==> flow/design.v <==
module memory #(parameter ADDR_WIDTH = 8)
	 (
	input [ADDR_WIDTH-1:0] address,
	input [15:0] write_data,
	input write_enable,
	input clk,
	output [15:0] read_data 
);
	reg [15:0] data_out;  
	reg [15:0] ram [3:0];
	assign read_data = data_out;
	always @ (posedge clk) begin
		if (write_enable) begin
			ram[address] <= write_data;
		end else begin
			data_out <= ram[address];	
		end
	end
endmodule
# Step by step through the tools: memory
# What the tools print for memory, step after step.
# Lines are those of the file above, counted from 1.
# Operators carry their Yosys type and port widths (W data, S select, Z words).
# Cell names lack the library's common part.
# A cell with -- has no value.
# setup
top_module,memory
clk_port,clk
cell_library,sky130hd
lib_corner,tt_025C_1v80

# Word level
# Source: Yosys, flattened and elaborated, memories not mapped. Widths are those after wreduce; folded enables and synchronous resets count as part of the registers. Registers that Yosys merges into a memory's read port (data or address) are not register bits. Print and check cells do not count. Equal cells are merged and count once.
# Memory sizes are those after Yosys's memory passes, which may raise the word count (mostly to a power of two), join words into wider ones and drop unused or constant bits.
# op_classes
reduce_and_logical,1
muxes,3
# ops
cell,n
$mux W16,1
$mux W2,1
$logic_not A1 Y1,1
$mux W1,1
# word_totals
out_inout_bits,16
ram_bits,64
clocked_rd_ports_x_width,16
wordCells,5
ff_bits,0
n_memories,1
# memory_table
name,size,width,read_ports,write_ports,line_no,text
ram,4,16,1,1,10,reg [15:0] ram [3:0];

# Depth
# Depth = most cells in a row (Yosys ltp): at word level without a register or memory, in the mapped netlist without a sequential cell, where the memories' decode and read muxes count.
# logic_depth
word_depth,1
abc_area,0
depth_mapped,2
depth_no_buf,1

# After synthesis
# The flow's flattened synthesis, as Yosys stat reports it; memories are mapped. The netlist is that of the ABC_AREA named above (0 if unset); the other value can give another one.
# by_type
cell_type,n,area_total_um2
edfxtp_1,80,2.4E+03
mux4_2,16,360.346
buf_6,2,22.522
and3b_1,2,17.517
buf_2,2,10.01
nor3b_1,1,7.507
and3_1,1,6.256
inv_1,1,3.754
# synth_totals
cell_count,105
area_mm2,0.0028302
ff_cells,80
buf_cells,4

# Timing after synthesis
# Source: OpenSTA report_checks on the synthesized netlist (no wires, ideal clock, input and output delay 20% of the period each), path of least setup slack; recovery checks are left aside. Register names are those of the netlist, which keeps one name where synthesis merged equal registers.
# synth_timing
path_kind,in2reg
from,input port address[1]
to,memory ram[0][0]
t_first_pin_ns,0.466
path_stages,2
t_arrival_ns,1.880
clock_period_ns,2.33
delay_ns,1.827
input_delay_ns,0.466
setup_slack_ns,0.038
t_required_ns,1.917
synth_period_reached_ns,2.292
# "delay_ns" = arrival - input delay + setup time.
# "path_stages" counts driving pins, that of a launching flip-flop among them; a cell with two outputs on the path counts twice.
# "synth_period_reached_ns" = period - worst setup slack (recovery checks aside). The figure is calculated, with input and output delays left at 20% of the set period.
# The rows between start and end are the longest chain of elaborated cells between them; the timing report does not say that the signal goes this way. Where chains are equally long, one stands for them.
# Each line given opens the expression or statement behind the cell; cells for indexed reads and writes are added by Yosys, which also makes memories of some case tables.
# synth_between
cell_sequence,buf_2 > nor3b_1
elab_chain_len,1
cone_cells,1
lines_between,1
cone_classes,mux (1)
# synth_lines
element,line_no,text
from (decl),3,"input [ADDR_WIDTH-1:0] address,"
$mux W2,13,if (write_enable) begin
to (decl),10,reg [15:0] ram [3:0];

# Timing after layout
# Path of least setup slack in the final report of run 1 (OpenROAD, finished layout, wires in). Where an end is a register, its clock arrival counts in the times.
# layout_timing
path_kind,in2reg
from,input port address[0]
to,register data_out[3]
t_arrival_ns,2.52
t_first_pin_ns,0.79
path_stages,3
t_required_ns,4.04
clock_period_ns,3.95
setup_slack_ns,1.52
input_delay_ns,0.79
# layout_between
cell_sequence,clkdlybuf4s50_1 > buf_4 > mux4_2
elab_chain_len,0
cone_cells,0
lines_between,0
# layout_lines
element,line_no,text
from (decl),3,"input [ADDR_WIDTH-1:0] address,"
to (decl),9,reg [15:0] data_out;

# Top module memory; platform sky130hd; tools Yosys and OpenROAD; 2 stored runs in no particular order. Input and output delays are each 20% of the period that was set; the output load is 0.01 pF.
# "period_reached_ns" means the clock period less the worst setup slack. The figure is calculated, with input and output delays left at 20% of the set period.
# By "timing.worst_path_ns" is meant the share of the clock period that the worst setup path is allowed (20% is reserved at inputs, 20% at outputs), minus its slack. Clock arrival times at its registers enter into it.
# By "power_uw" is meant OpenSTA's value without simulated activity: inputs other than the clock are taken to toggle once in ten clock periods, and the tool carries that through the logic.
# A setting shown as . is not set for that run.
run name,period_ns,CORE_UTILIZATION,SETUP_SLACK_MARGIN,PLACE_DENSITY,CORE_ASPECT_RATIO,GPL_ROUTABILITY_DRIVEN,CTS_CLUSTER_DIAMETER,CAP_MARGIN,SLEW_MARGIN,MIN_ROUTING_LAYER,MAX_ROUTING_LAYER,CORE_MARGIN,PLACE_DENSITY_LB_ADDON,TNS_END_PERCENT,ws_setup_ns,die_footprint_mm2,ws_hold_ns,period_reached_ns,timing.worst_path_ns,worstPathKind,post_route_util_pct,power_uw,post_synth_area_mm2
run 1,3.95,54,1.12,0.71,0.82,1,152,35,40,met2,met4,2,.,.,1.518,0.0058388,0.628,2.432,1.64,in2reg,69.4,1663,0.0028302
run 2,4.15,23,.,.,.,0,392,30,20,.,.,2,0.08,85,1.531,0.0132089,0.625,2.619,1.79,in2reg,30.2,1724,0.0028302
